==> flow/design.v <==
module Hex_To_Char_7Segment
(input i_Clk,
 input [7:0] i_Binary_Num,
 output       o_Segment_A,
 output       o_Segment_B,
 output       o_Segment_C,
 output       o_Segment_D,
 output       o_Segment_E,
 output       o_Segment_F,
 output       o_Segment_G);
 reg [6:0] r_Hex_Encoding = 7'h00;
 always @(posedge i_Clk)
   begin
    case (i_Binary_Num)
      8'h48 : r_Hex_Encoding <= 7'h37;  
      8'h45 : r_Hex_Encoding <= 7'h4F;  
      8'h4C : r_Hex_Encoding <= 7'h0E;  
      8'h4F : r_Hex_Encoding <= 7'h7E;  
      default : r_Hex_Encoding <= 7'h00;
    endcase
  end
 assign o_Segment_A = r_Hex_Encoding[6];
 assign o_Segment_B = r_Hex_Encoding[5];
 assign o_Segment_C = r_Hex_Encoding[4];
 assign o_Segment_D = r_Hex_Encoding[3];
 assign o_Segment_E = r_Hex_Encoding[2];
 assign o_Segment_F = r_Hex_Encoding[1];
 assign o_Segment_G = r_Hex_Encoding[0];
endmodule
module Project_7_Segment_Top
 (input i_Clk,
  input i_Switch_2,
  output o_Segment2_A,
  output o_Segment2_B,
  output o_Segment2_C,
  output o_Segment2_D,
  output o_Segment2_E,
  output o_Segment2_F,
  output o_Segment2_G);
  wire w_Switch_2;
  reg  r_Switch_2 = 1'b0;
  reg [7:0] r_Ascii_Value = 8'h00;
  reg [3:0] r_Count = 0;
  wire w_Segment2_A;
  wire w_Segment2_B;
  wire w_Segment2_C;
  wire w_Segment2_D;
  wire w_Segment2_E;
  wire w_Segment2_F;
  wire w_Segment2_G;
  Debounce_Switch Debounce_Switch_Inst
  (.i_Clk(i_Clk),
   .i_Switch(i_Switch_2),
   .o_Switch(w_Switch_2));
  always @(posedge i_Clk)
    begin 
      r_Switch_2 <= w_Switch_2;
      if (w_Switch_2 == 1'b1 && r_Switch_2 == 1'b0)
        begin
          case(r_Count)
            0:
              begin
                r_Ascii_Value <= 8'h48;
                r_Count <= r_Count + 1;
              end
            1:
              begin
                r_Ascii_Value <= 8'h45;
                r_Count <= r_Count + 1;
              end
            2:
              begin
                r_Ascii_Value <= 8'h4C;
                r_Count <= r_Count + 1;
              end
            3:
              begin
                r_Ascii_Value <= 8'h4C;
                r_Count <= r_Count + 1;
              end
            4:
              begin
                r_Ascii_Value <= 8'h4F;
                r_Count <= r_Count + 1;
              end
            5:
              begin
                r_Ascii_Value <= 8'h00;
                r_Count <= 0;
              end
          endcase
        end
    end
   Hex_To_Char_7Segment Inst
   (.i_Clk(i_Clk),
    .i_Binary_Num(r_Ascii_Value),
    .o_Segment_A(w_Segment2_A),
    .o_Segment_B(w_Segment2_B),
    .o_Segment_C(w_Segment2_C),
    .o_Segment_D(w_Segment2_D),
    .o_Segment_E(w_Segment2_E),
    .o_Segment_F(w_Segment2_F),
    .o_Segment_G(w_Segment2_G));
   assign o_Segment2_A = ~w_Segment2_A;
   assign o_Segment2_B = ~w_Segment2_B;
   assign o_Segment2_C = ~w_Segment2_C;
   assign o_Segment2_D = ~w_Segment2_D;
   assign o_Segment2_E = ~w_Segment2_E;
   assign o_Segment2_F = ~w_Segment2_F;
   assign o_Segment2_G = ~w_Segment2_G;
endmodule
module Debounce_Switch
	(input i_Clk,
	 input i_Switch,
	 output o_Switch);
	parameter c_DEBOUNCE_LIMIT = 250000;  
	reg r_State = 1'b0;
	reg [17:0] r_Count = 0; 
	always @(posedge i_Clk)
		begin 
			if (i_Switch !== r_State && r_Count < c_DEBOUNCE_LIMIT)
				r_Count <= r_Count + 1;
			else if (r_Count == c_DEBOUNCE_LIMIT)
				begin
					r_Count <= 0;
					r_State <= i_Switch;
				end
			else
				r_Count <= 0;
		end
	assign o_Switch = r_State;
endmodule
; ---- Reports on Project_7_Segment_Top
; Tool output for the design above, in the order of the flow.
; Line numbers count from 1 in the design file above.
; Cell names lack the library's common part.
; The mark -- stands for no value.
[design]
top = Project_7_Segment_Top
clk_port = i_Clk
library = sky130hd
lib_corner = tt_025C_1v80

; ---- After elaboration
; Counts by Yosys on the flattened word-level netlist (proc, flatten, opt, wreduce; memories kept). Register bits leave out memories and registers merged into their read ports (data or address). Print and check cells are left out. Cells with the same type and inputs are merged into one.
[word_totals]
regBits = 39
latch_bits = 0
ram_bits = 0
romBits = 0
clocked_rd_ports_x_width = 0
n_memories = 0
in_bits = 2
word_cells = 42
[classes]
add_sub_neg = 2
multipliers = 0
div = 0
cmp = 1
n_eq = 11
shift = 0
muxes = 3
bitwise = 9
reduce_logical = 10
[ops]
columns = cell, count
row1 = 8-bit parallel mux with 5-bit select, 1
row2 = 8-bit by 7-bit equality test with 1-bit output (second input constant), 4
row3 = 7-bit parallel mux with 4-bit select, 1
row4 = 18-bit by 1-bit adder with 18-bit output (second input constant), 1
row5 = 18-bit < comparator (second input constant), 1
row6 = 18-bit equality test (second input constant), 1
row7 = 1-bit inverter, 9
row8 = 4-bit by 2-bit equality test with 1-bit output (second input constant), 2
row9 = 4-bit by 3-bit equality test with 1-bit output (second input constant), 2
row10 = 4-bit parallel mux with 2-bit select, 1
row11 = 2-bit AND reduction, 3
row12 = 5-bit nonzero test, 1
row13 = 5-bit OR reduction, 1
row14 = 4-bit by 1-bit adder with 4-bit output (second input constant), 1
row15 = 4-bit by 1-bit equality test with 1-bit output (second input constant), 1
row16 = 4-bit zero test, 1
row17 = 1-bit logical AND, 2
row18 = 2-bit nonzero test, 1
row19 = 2-bit OR reduction, 1
row20 = 1-bit case inequality test, 1

; ---- Depth
; Longest topological path by Yosys (ltp), each cell counted once; first at word level (registers and memories cut), then after technology mapping (sequential cells cut; the memories' decode and read muxes count).
[logic_depth]
word_depth = 4
ABC_AREA = 0
ltp_mapped = 6
mapped_depth_nobuf = 5

; ---- Mapped cells and area
; Yosys stat after the flow's synthesis: flattened, memories mapped to cells. It holds for the ABC_AREA given above (unset counts as 0); a run with the other value may have another netlist.
[mapped]
cell_count = 168
synth_area_mm2 = 0.0016603
ff_cells = 34
[by_type]
columns = cell_type, count, type_area_um2
row1 = dfxtp_1, 24, 480.461
row2 = edfxtp_1, 10, 300.288
row3 = xnor2_1, 12, 105.101
row4 = nor2_1, 26, 97.594
row5 = ha_1, 6, 75.072
row6 = nor4_1, 10, 62.56
row7 = nand3_1, 10, 50.048
row8 = inv_1, 12, 45.043
row9 = nand4_1, 7, 43.792
row10 = xor2_1, 5, 43.792
row11 = bufbuf_16, 1, 32.531
row12 = nor2b_1, 4, 25.024
row13 = nand2_1, 6, 22.522
row14 = o31ai_4, 1, 21.27
row15 = a21oi_1, 4, 20.019
row16 = mux2i_1, 2, 20.019
row17 = nor3_1, 4, 20.019
row18 = o311a_1, 2, 20.019
; Not listed: further types 20, cells in them 22.
; The figures by module come from a second, unflattened synthesis with its own total; it is not the netlist above.
[hier_totals]
hier_cells = 173
hier_area_mm2 = 0.0016979
; Each row is one instance without its submodules.
[by_module]
columns = mod, n_inst, cells, mod_area_mm2, mod_seq_area_mm2
row1 = Debounce_Switch, 1, 102, 0.0008871, 0.0003904
row2 = Project_7_Segment_Top, 1, 47, 0.0005443, 0.0002903
row3 = Hex_To_Char_7Segment, 1, 24, 0.0002665, 0.0001001

; ---- Path before layout
; Path of least setup slack by OpenSTA after synthesis, without wires, with an ideal clock, recovery checks aside; 20% of the period is set as input and as output delay. Where synthesis merged equal registers, the netlist keeps one of their names.
[synth_timing]
path_kind = reg2reg
startpoint = reg r_Count[1]
endpoint = reg r_Ascii_Value[6]
tclk_ps = 1820
setup_ps = 262
t_first_pin_ps = 0
arrival_ps = 1263
setup_slack_ps = 294
path_delay_ps = 1525
driving_pins = 6
path_buffers = 0
period_less_setup_slack_ps = 1526
; "path_delay_ps" is the arrival time less input delay plus setup time.
; "driving_pins" counts driving pins, that of a launching flip-flop among them; a cell with two outputs on the path counts twice.
; "period_less_setup_slack_ps" is the clock period less the worst setup slack; recovery checks do not enter. This is arithmetic on one report: input and output delays are still those of the set period (20% each).
; The rows between start and end are the longest chain of elaborated cells between them; the timing report does not say that the signal goes this way. Where chains are equally long, one stands for them.
; Each line given opens the expression or statement behind the cell; cells for indexed reads and writes are added by Yosys, which also makes memories of some case tables.
; A register here has more assigning lines than the two given.
; Ways into the end's enable are left out, as the timed path ends at the data pin.
[synth_via]
path_cell_list = edfxtp_1 -> inv_1 -> ha_1 -> nor2b_1 -> nand2_1 -> or2_2
elab_chain_len = 3
cells_between = 8
classes_between = eq/ne (5); mux (1); reduce/logical (2)
[synth_rtl]
columns = item, line_no
row1 = start: declaration, 43  ; reg [3:0] r_Count = 0;
row2 = start: assignment, 64  ; r_Count <= r_Count + 1;
row3 = start: assignment, 69  ; r_Count <= r_Count + 1;
row4 = 4-bit by 2-bit equality test with 1-bit output, 60  ; case(r_Count)
row5 = 2-bit OR reduction, --
row6 = 8-bit parallel mux with 5-bit select, 60
row7 = end: assignment, 63  ; r_Ascii_Value <= 8'h48;
row8 = end: assignment, 68  ; r_Ascii_Value <= 8'h45;
row9 = end: declaration, 42  ; reg [7:0] r_Ascii_Value = 8'h00;

; ---- Worst path after layout
; From the final timing report of run 1: the path of least setup slack in the routed layout; clock arrival at registers is part of the times.
; The path's times are printed in steps of 10 ps; the period is the one set.
[layout_timing]
path_kind = reg2reg
startpoint = reg r_Count[1]
endpoint = reg r_Ascii_Value[6]
tclk_ps = 1640
setup_ps = 250
t_first_pin_ps = 280
arrival_ps = 1670
setup_slack_ps = 0
driving_pins = 6
path_buffers = 0
; The rows between start and end are the longest chain of elaborated cells between them; the timing report does not say that the signal goes this way. Where chains are equally long, one stands for them.
; A register here has more assigning lines than the two given.
; Ways into the end's enable are left out, as the timed path ends at the data pin.
[layout_via]
path_cell_list = edfxtp_1 -> inv_1 -> ha_2 -> nor2b_1 -> nand2_1 -> or2_2
elab_chain_len = 3
cells_between = 8
classes_between = eq/ne (5); mux (1); reduce/logical (2)
[layout_rtl]
columns = item, line_no
row1 = start: declaration, 43  ; reg [3:0] r_Count = 0;
row2 = start: assignment, 64  ; r_Count <= r_Count + 1;
row3 = start: assignment, 69  ; r_Count <= r_Count + 1;
row4 = 4-bit by 2-bit equality test with 1-bit output, 60  ; case(r_Count)
row5 = 2-bit OR reduction, --
row6 = 8-bit parallel mux with 5-bit select, 60
row7 = end: assignment, 63  ; r_Ascii_Value <= 8'h48;
row8 = end: assignment, 68  ; r_Ascii_Value <= 8'h45;
row9 = end: declaration, 42  ; reg [7:0] r_Ascii_Value = 8'h00;

Add stored flow runs of Project_7_Segment_Top

Settings and measured results of 2 stored flow runs for module Project_7_Segment_Top (sky130hd), not sorted in any way. The constraints put input and output delay at 20% of the set period each and load the outputs with 0.01 pF.
"achieved_clock_period_ps" = clock period - worst setup slack. The figure is calculated, with input and output delays left at 20% of the set period.
By "worst_setup_path_time_ps" is meant the share of the clock period that the worst setup path is allowed (20% is reserved at inputs, 20% at outputs), minus its slack. Clock arrival times at its registers enter into it.
"fin_power_w" rests on the timing tool's default activity at the inputs, not on a simulated workload.
"worst_setup_path_time_ps" is given in steps of 10 ps.

# run 1
==> flow/run.sh <==
#!/bin/bash
# the make line also repeats the synthesis and layout settings of config.mk as NAME=value (left out here)
make -C /OpenROAD-flow-scripts/flow DESIGN_CONFIG=/design/flow/config.mk WORK_HOME=/design/flow/orfs CLKGATE_MAP_FILE= finish
==> flow/config.mk <==
export PLATFORM = sky130hd
export DESIGN_NAME = Project_7_Segment_Top
export DESIGN_NICKNAME = Project_7_Segment_Top
export VERILOG_FILES = /design/flow/design.v
export SDC_FILE = /design/flow/constraint.sdc
export NUM_CORES = 4
export LEC_CHECK = 0
export CAP_MARGIN = 20
export CORE_MARGIN = 2
export CORE_UTILIZATION = 42
export SLEW_MARGIN = 20
==> flow/constraint.sdc <==
create_clock -name core_clock -period 1.64 [get_ports {i_Clk}]
set_input_delay 0.3280 -clock core_clock [delete_from_list [all_inputs] [get_ports {i_Clk}]]
set_output_delay 0.3280 -clock core_clock [all_outputs]
set_load 0.01 [all_outputs]

==> run 1: results <==
finalCellArea_mm2=0.0019406
synthArea_mm2=0.0016603
achieved_clock_period_ps=1641
fin_hold_ws_ps=474
fin_power_w=0.001547
util_pct=51.8
worstSetupSlack_ps=-1
total_negative_slack_ps=-1
design.die.area_mm2=0.0044723
worst_setup_path_time_ps=1640
path_kind="reg2reg"

# run 2
==> flow/run.sh <==
#!/bin/bash
# the make line also repeats the synthesis and layout settings of config.mk as NAME=value (left out here)
make -C /OpenROAD-flow-scripts/flow DESIGN_CONFIG=/design/flow/config.mk WORK_HOME=/design/flow/orfs CLKGATE_MAP_FILE= finish
==> flow/config.mk <==
export PLATFORM = sky130hd
export DESIGN_NAME = Project_7_Segment_Top
export DESIGN_NICKNAME = Project_7_Segment_Top
export VERILOG_FILES = /design/flow/design.v
export SDC_FILE = /design/flow/constraint.sdc
export NUM_CORES = 4
export LEC_CHECK = 0
export ABC_AREA = 1
export CAP_MARGIN = 0
export CELL_PAD_IN_SITES_DETAIL_PLACEMENT = 1
export CORE_MARGIN = 5
export CORE_UTILIZATION = 53
export CTS_CLUSTER_SIZE = 52
export GPL_ROUTABILITY_DRIVEN = 0
export MAX_ROUTING_LAYER = met4
export MIN_ROUTING_LAYER = met2
export PLACE_DENSITY_LB_ADDON = 0.21
export SLEW_MARGIN = 25
==> flow/constraint.sdc <==
create_clock -name core_clock -period 1.71 [get_ports {i_Clk}]
set_input_delay 0.3420 -clock core_clock [delete_from_list [all_inputs] [get_ports {i_Clk}]]
set_output_delay 0.3420 -clock core_clock [all_outputs]
set_load 0.01 [all_outputs]

==> run 2: results <==
finalCellArea_mm2=0.0019181
synthArea_mm2=0.0016766
achieved_clock_period_ps=1863
fin_hold_ws_ps=464
fin_power_w=0.001393
util_pct=62.8
worstSetupSlack_ps=-153
total_negative_slack_ps=-1232
design.die.area_mm2=0.0043884
worst_setup_path_time_ps=1860
path_kind="reg2reg"
